==> flow/design.v <==
module hsync (
    input  i_clk,
    output reg o_hsync,
    output reg o_hde,
    output reg [8:0] o_x
);
localparam hactive      = 480;
localparam hback_porch  = 2;
localparam hsync_len    = 41;
localparam hfront_porch = 2;
localparam maxcount  = hactive + hfront_porch + hsync_len + hback_porch;
localparam syncstart = hactive + hfront_porch;
localparam syncend   = syncstart + hsync_len;
reg [9:0] counter = 0;
always @(posedge i_clk) begin
    if (counter == maxcount - 1)
        counter <= 0;
    else
        counter <= counter + 1'b1;
    o_hsync <= ~(counter >= syncstart & counter < syncend);
    o_x     <= counter[8:0];
    o_hde   <= (counter < hactive);
end
endmodule
Step by step through the tools: hsync
Tool output for the design above, in the order of the flow.
Lines are those of the file above, counted from 1.
Operators: Yosys type, input widths -> output width; for muxes data width and select width s.
Library cell names are shortened.
The mark n/a stands for no value.
- design top: hsync
- clock port: i_clk
- standard-cell library: sky130hd
- timing corner: tt_025C_1v80

Elaborated design
Counts by Yosys on the flattened word-level netlist (proc, flatten, opt, wreduce; memories kept). Register bits leave out memories and registers merged into their read ports (data or address); mux counts leave out enables and synchronous resets folded into registers. Print and check cells are left out. Cells with the same type and inputs are merged into one.
- register bits after elaboration: 21
- $add $sub $neg: 1
- bitwise gates (word level): 2
- noted $lt $le $gt $ge: 3
- noted equality and inequality tests: 1
- operators by type and width (kind ; count):
    $add 10x1->10 const B ; 1
    $lt 10x10->1 const B ; 1
    $eq 10x10->1 const B ; 1
    $ge 10x9->1 const B ; 1
    $lt 10x9->1 const B ; 1
    $and 1x1->1 ; 1
    $not 1->1 ; 1

Logic depth
Depth = most cells in a row (Yosys ltp): at word level without a register or memory, in the mapped netlist without a sequential cell, where the memories' decode and read muxes count.
- depth after elaboration: 3
- ABC_AREA at 0
- mapped depth: 5

After synthesis
Yosys stat after the flow's synthesis: flattened, memories mapped to cells. It holds for the ABC_AREA given above (unset counts as 0); a run with the other value may have another netlist.
- cell types (type ; count ; total area (um^2)):
    dfxtp_1 ; 21 ; 420.403
    ha_1 ; 3 ; 37.536
    xor2_1 ; 4 ; 35.034
    xnor2_1 ; 3 ; 26.275
    nor2_1 ; 6 ; 22.522
    nor4_4 ; 1 ; 21.27
    nand3_1 ; 4 ; 20.019
    and3_1 ; 3 ; 18.768
    a21oi_1 ; 3 ; 15.014
    nor3_1 ; 3 ; 15.014
    or4b_4 ; 1 ; 13.763
    a211oi_1 ; 1 ; 7.507
    inv_1 ; 2 ; 7.507
    nand2_1 ; 2 ; 7.507
    o31ai_1 ; 1 ; 7.507
    or4_1 ; 1 ; 7.507
    nand4_1 ; 1 ; 6.256
    nor2b_1 ; 1 ; 6.256
Not listed: further types 2, cells in them 2.
- buffers: 1
- flip-flops: 21
- standard cells after synthesis at 63
- area of sequential cells: 420.4 um^2
- cell area after synthesis at 705.7 um^2

Timing after synthesis
Path of least setup slack by OpenSTA after synthesis, without wires, with an ideal clock, recovery checks aside; 20% of the period is set as input and as output delay. Where synthesis merged equal registers, the netlist keeps one of their names.
- kind: register -> register
- start: reg counter[7]
- end: reg counter[2]
- setup time: 129 ps
- noted path delay: 1386 ps
- noted time at the first pin: 0 ps
- clock period: 1610 ps
- slack: 224 ps
- arrival: 1257 ps
- driving pins on the path: 4
- noted period reached after synthesis: 1386 ps
"path delay" is the arrival time less input delay plus setup time.
"driving pins on the path": output pins that drive a net of the path, with the launching flip-flop's if there is one; two outputs of one cell count as two.
"period reached after synthesis" = period - worst setup slack (recovery checks aside). The figure is calculated, with input and output delays left at 20% of the set period.
The rows between start and end are the longest chain of elaborated cells between them; the timing report does not say that the signal goes this way. Where chains are equally long, one stands for them.
A line is the first line of the expression or statement that the cell stems from. Yosys adds cells for indexed reads and writes and turns some case tables into memories.
- path through: dfxtp_1 > or4b_4 > nor4_4 > nor2_1
- cells in the longest elaborated chain at 1
- noted elaborated cells on any way between the ends: 1
- source lines of those cells: 1
- those cells by class: eq/ne: 1
- RTL lines, path after synthesis (element ; RTL line ; source):
    start: declaration ; 14 ; reg [9:0] counter = 0;
    start: assignment ; 17 ; counter <= 0;
    start: assignment ; 19 ; counter <= counter + 1'b1;
    $eq 10x10->1 ; 16 ; if (counter == maxcount - 1)
    end: assignment ; 17 ;
    end: assignment ; 19 ;
    end: declaration ; 14 ;

Path in the finished layout
Path of least setup slack in the final report of run A (OpenROAD, finished layout, wires in). Where an end is a register, its clock arrival counts in the times.
The path's times are printed in steps of 10 ps; the period is the one set.
- kind: register -> register
- start: reg counter[6]
- end: reg counter[9]
- noted time at the first pin: 300 ps
- slack: 30 ps
- setup time: 110 ps
- driving pins on the path: 5
- clock period: 1420 ps
- arrival: 1590 ps
The rows between start and end are the longest chain of elaborated cells between them; the timing report does not say that the signal goes this way. Where chains are equally long, one stands for them.
- path through: dfxtp_4 > or4b_4 > nor4_4 > buf_4 > a21oi_2
- cells in the longest elaborated chain at 1
- noted elaborated cells on any way between the ends: 2
- source lines of those cells: 2
- those cells by class: add/sub: 1; eq/ne: 1
- RTL lines, path after layout (element ; RTL line ; source):
    start: declaration ; 14 ; reg [9:0] counter = 0;
    start: assignment ; 17 ; counter <= 0;
    start: assignment ; 19 ; counter <= counter + 1'b1;
    $add 10x1->10 ; 19 ;
    end: assignment ; 17 ;
    end: assignment ; 19 ;
    end: declaration ; 14 ;

--- measured runs ---
Flow measurements of hsync on sky130hd: 2 stored runs with different settings, listed in no order. Input and output delays are each 20% of the period that was set; the output load is 0.01 pF.
By "achieved clock period" is meant the clock period of the run minus its worst setup slack. This is arithmetic on one report: input and output delays are still those of the set period (20% each).
"allowed time less slack (worst setup path)" = time allowed to the worst setup path (clock period - input delay - output delay, where it has them) - its slack; a late launch clock adds to it, a late capture clock takes from it.
"total power of the final layout" is the tool's figure for a default switching activity; nothing was simulated.
"allowed time less slack (worst setup path)" is known to 10 ps.

Run A
Settings were period_ns = 1.42; CORE_UTILIZATION = 54; SETUP_SLACK_MARGIN = 0.19; PLACE_DENSITY = 0.82; HOLD_SLACK_MARGIN = 0.24; CORE_ASPECT_RATIO = 1.36; TNS_END_PERCENT = 90; GPL_TIMING_DRIVEN = 0; CTS_CLUSTER_DIAMETER = 137; SLEW_MARGIN = 30; CAP_MARGIN = 20; CORE_MARGIN = 2
- total negative setup slack at 0 ps
- total power of the final layout: 0.8642 mW
- utilization of the finished layout at 0.737
- standard-cell area after routing at 913.4 um^2
- synthesis area at 705.7 um^2
- achieved clock period: 1395 ps
- worst setup slack after layout at 25 ps
- noted the allowed time less slack (worst setup path): 1390 ps
- critical path type: register -> register
- total die area at 1615.4 um^2
- worst hold slack after layout: 362 ps

Run B
Settings were period_ns = 0.949; CORE_UTILIZATION = 65; PLACE_DENSITY_LB_ADDON = 0.02; CORE_ASPECT_RATIO = 0.89; CELL_PAD_IN_SITES_GLOBAL_PLACEMENT = 1; TNS_END_PERCENT = 95; GPL_TIMING_DRIVEN = 0; CTS_CLUSTER_DIAMETER = 225; CAP_MARGIN = 15; CORE_MARGIN = 2; SLEW_MARGIN = 20
- unfinished; error FLW-0024 in placement
--- end ---
