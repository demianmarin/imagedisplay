==> flow/design.v <==
module vsync (
    input  i_clk,
    output reg o_vsync,
    output reg o_vde,
    output reg [8:0] o_y
);
localparam vactive      = 272;
localparam vback_porch  = 2;
localparam vsync_len    = 10;
localparam vfront_porch = 2;
localparam maxcount  = vactive + vfront_porch + vsync_len + vback_porch;
localparam syncstart = vactive + vfront_porch;
localparam syncend   = syncstart + vsync_len;
reg [9:0] counter = 0;
always @(posedge i_clk) begin
    if (counter == maxcount - 1)
        counter <= 0;
    else
        counter <= counter + 1'b1;
    o_vsync <= ~(counter >= syncstart & counter < syncend);
    o_y     <= counter[8:0];
    o_vde   <= (counter < vactive);
end
endmodule
**Step by step through the tools: vsync**

The steps from the RTL of vsync to its reports follow in flow order.
Line numbers count from 1 in the design file above.
Not given: --

- Top: vsync
- Clock port: i_clk
- Cell library: sky130hd
- Library corner: tt_025C_1v80

**Word level**

Counts by Yosys on the flattened word-level netlist (proc, flatten, opt, wreduce; memories kept). Register bits leave out memories and registers merged into their read ports (data or address); mux counts leave out enables and synchronous resets folded into registers. Print and check cells are left out. Cells with the same type and inputs are merged into one.

- Output and inout port bits: 11
- Input port bits: 1
- Register bits: 21

- $add $sub $neg: 1
- Bitwise operators: 2
- Magnitude comparators: 3
- Equal/unequal tests: 1

Operators with widths:

| cell | number |
|---|---|
| less-than comparator 10 x 9 -> 1 bit with constant B | 2 |
| adder 10 x 1 -> 10 bit with constant B | 1 |
| >= comparator 10 x 9 -> 1 bit with constant B | 1 |
| == test 10 x 9 -> 1 bit with constant B | 1 |
| bitwise AND 1 bit | 1 |
| inverter 1 bit | 1 |

**Depth**

Longest topological path by Yosys (ltp), each cell counted once; first at word level (registers and memories cut), then after technology mapping (sequential cells cut; the memories' decode and read muxes count).

- Word-level depth: 3
- ABC_AREA: 0
- Mapped depth: 5
- Mapped depth without buffers: 5

**After synthesis**

Yosys stat after the flow's synthesis: flattened, memories mapped to cells. It holds for the ABC_AREA given above (unset counts as 0); a run with the other value may have another netlist.
The area totals of this step are shown rounded.

Cell types:

| cell | number | total area (um^2) |
|---|---|---|
| sky130_fd_sc_hd__dfxtp_1 | 21 | 420.403 |
| sky130_fd_sc_hd__ha_1 | 3 | 37.536 |
| sky130_fd_sc_hd__xnor2_1 | 4 | 35.034 |
| sky130_fd_sc_hd__nand3_1 | 6 | 30.029 |
| sky130_fd_sc_hd__nor4b_4 | 1 | 23.773 |
| sky130_fd_sc_hd__nor2_1 | 6 | 22.522 |
| sky130_fd_sc_hd__and3_1 | 3 | 18.768 |
| sky130_fd_sc_hd__inv_1 | 5 | 18.768 |
| sky130_fd_sc_hd__xor2_1 | 2 | 17.517 |
| sky130_fd_sc_hd__or4b_4 | 1 | 13.763 |
| sky130_fd_sc_hd__nand4_1 | 2 | 12.512 |
| sky130_fd_sc_hd__nor4_1 | 2 | 12.512 |
| sky130_fd_sc_hd__mux2i_1 | 1 | 10.01 |
| sky130_fd_sc_hd__o22a_1 | 1 | 8.758 |
| sky130_fd_sc_hd__and3_2 | 1 | 7.507 |
| sky130_fd_sc_hd__nand2_1 | 2 | 7.507 |
| sky130_fd_sc_hd__o211ai_1 | 1 | 7.507 |
| sky130_fd_sc_hd__or4_1 | 1 | 7.507 |

Other cell types: 3; their cells: 3.

- Sequential area: 420 um^2
- Standard cells after synthesis: 66
- Flip-flops: 21
- Cell area after synthesis: 726 um^2

**Worst setup path after synthesis**

Path of least setup slack by OpenSTA after synthesis, without wires, with an ideal clock, recovery checks aside; 20% of the period is set as input and as output delay. Where synthesis merged equal registers, the netlist keeps one of their names.

- Path kind: reg2reg
- Start: reg counter[9]
- End: reg counter[2]
- Data required time: 1,543 ps
- Period: 1,670 ps
- Stages on the path: 4
- Arrival: 1,229 ps
- Path slack: 314 ps
- Library setup time: 127 ps
- Time at the first pin: 0 ps
- Path delay: 1,356 ps
- Synthesis period reached: 1,356 ps

"path delay" = arrival - input delay + setup time.
"stages on the path" counts driving pins, that of a launching flip-flop among them; a cell with two outputs on the path counts twice.
"synthesis period reached" is the clock period less the worst setup slack; recovery checks do not enter. This is arithmetic on one report: input and output delays are still those of the set period (20% each).
Between the ends stands the longest chain of elaborated cells between them, by number of cells; it is not shown to be the way that was timed. Of several equally long chains one is given.
A line is the first line of the expression or statement that the cell stems from. Yosys adds cells for indexed reads and writes and turns some case tables into memories.

- Path through: sky130_fd_sc_hd__dfxtp_1 sky130_fd_sc_hd__or4b_4 sky130_fd_sc_hd__nor4b_4 sky130_fd_sc_hd__nor2_1
- Length of the longest elaborated chain: 1
- Elaborated cells between the ends (all ways): 1

RTL lines, path post-synthesis:

| what | RTL line | source |
|---|---|---|
| start, declared | 14 | `reg [9:0] counter = 0;` |
| start, assigned | 17 | `counter <= 0;` |
| start, assigned | 19 | `counter <= counter + 1'b1;` |
| == test 10 x 9 -> 1 bit | 16 | `if (counter == maxcount - 1)` |
| end, assigned | 17 |  |
| end, assigned | 19 |  |
| end, declared | 14 |  |

**Timing after layout**

From the final timing report of run 1: the path of least setup slack in the routed layout; clock arrival at registers is part of the times.
The report prints the path's times to 10 ps; the period is as set.

- Path kind: reg2out
- Start: reg o_y[1]
- End: out o_y[1]
- Period: 2,790 ps
- Data required time: 2,230 ps
- Output delay: 560 ps
- Arrival: 1,140 ps
- Stages on the path: 2
- Time at the first pin: 290 ps
- Path slack: 1,090 ps

- Path through: sky130_fd_sc_hd__dfxtp_1 sky130_fd_sc_hd__clkdlybuf4s50_1
- Length of the longest elaborated chain: 0
- Elaborated cells between the ends (all ways): 0

RTL lines, path post-layout:

| what | RTL line | source |
|---|---|---|
| start, declared | 5 | `output reg [8:0] o_y` |
| start, assigned | 21 | `o_y     <= counter[8:0];` |
| end, declared | 5 |  |

## Implementation results

Measured results for vsync: 2 stored runs of the Yosys and OpenROAD flow on sky130hd. The settings differ; the order carries no meaning. The constraints put input and output delay at 20% of the set period each and load the outputs with 0.01 pF.
"period achieved" = clock period - worst setup slack. The figure is calculated, with input and output delays left at 20% of the set period.
By "worst setup path time" is meant the share of the clock period that the worst setup path is allowed (20% is reserved at inputs, 20% at outputs), minus its slack. Clock arrival times at its registers enter into it.
"total power after layout": no workload was simulated; the value follows from the tool's default switching activity.
"worst setup path time" is given in steps of 10 ps.
Values from the reports are rounded here.

### Run 1

Settings: `period_ns=2.79`, `CORE_UTILIZATION=44`, `PLACE_DENSITY_LB_ADDON=0.04`, `CELL_PAD_IN_SITES_GLOBAL_PLACEMENT=2`, `TNS_END_PERCENT=40`, `ABC_AREA=0`, `GPL_TIMING_DRIVEN=0`, `GPL_ROUTABILITY_DRIVEN=0`, `CTS_CLUSTER_DIAMETER=226`, `CAP_MARGIN=25`, `SLEW_MARGIN=25`, `MAX_ROUTING_LAYER=met4`, `CORE_MARGIN=2`

- Post-synthesis cell area: 726 um^2
- Total die area: 1,990 um^2
- Post-route utilization: 57.9 %
- Setup slack of the critical path: 1,090 ps
- Total power after layout: 0.000438 W
- Period achieved: 1,703 ps
- Worst setup path time: 1,140 ps
- Type of the worst setup path: reg2out

### Run 2

Settings: `period_ns=0.903`, `CAP_MARGIN=20`, `CORE_MARGIN=2`, `CORE_UTILIZATION=40`, `SLEW_MARGIN=20`

- Post-synthesis cell area: 726 um^2
- Total die area: 2,170 um^2
- Post-route utilization: 59.9 %
- Setup slack of the critical path: -516 ps
- Total power after layout: 0.00135 W
- Period achieved: 1,419 ps
- Worst setup path time: 1,420 ps
- Type of the worst setup path: reg2reg
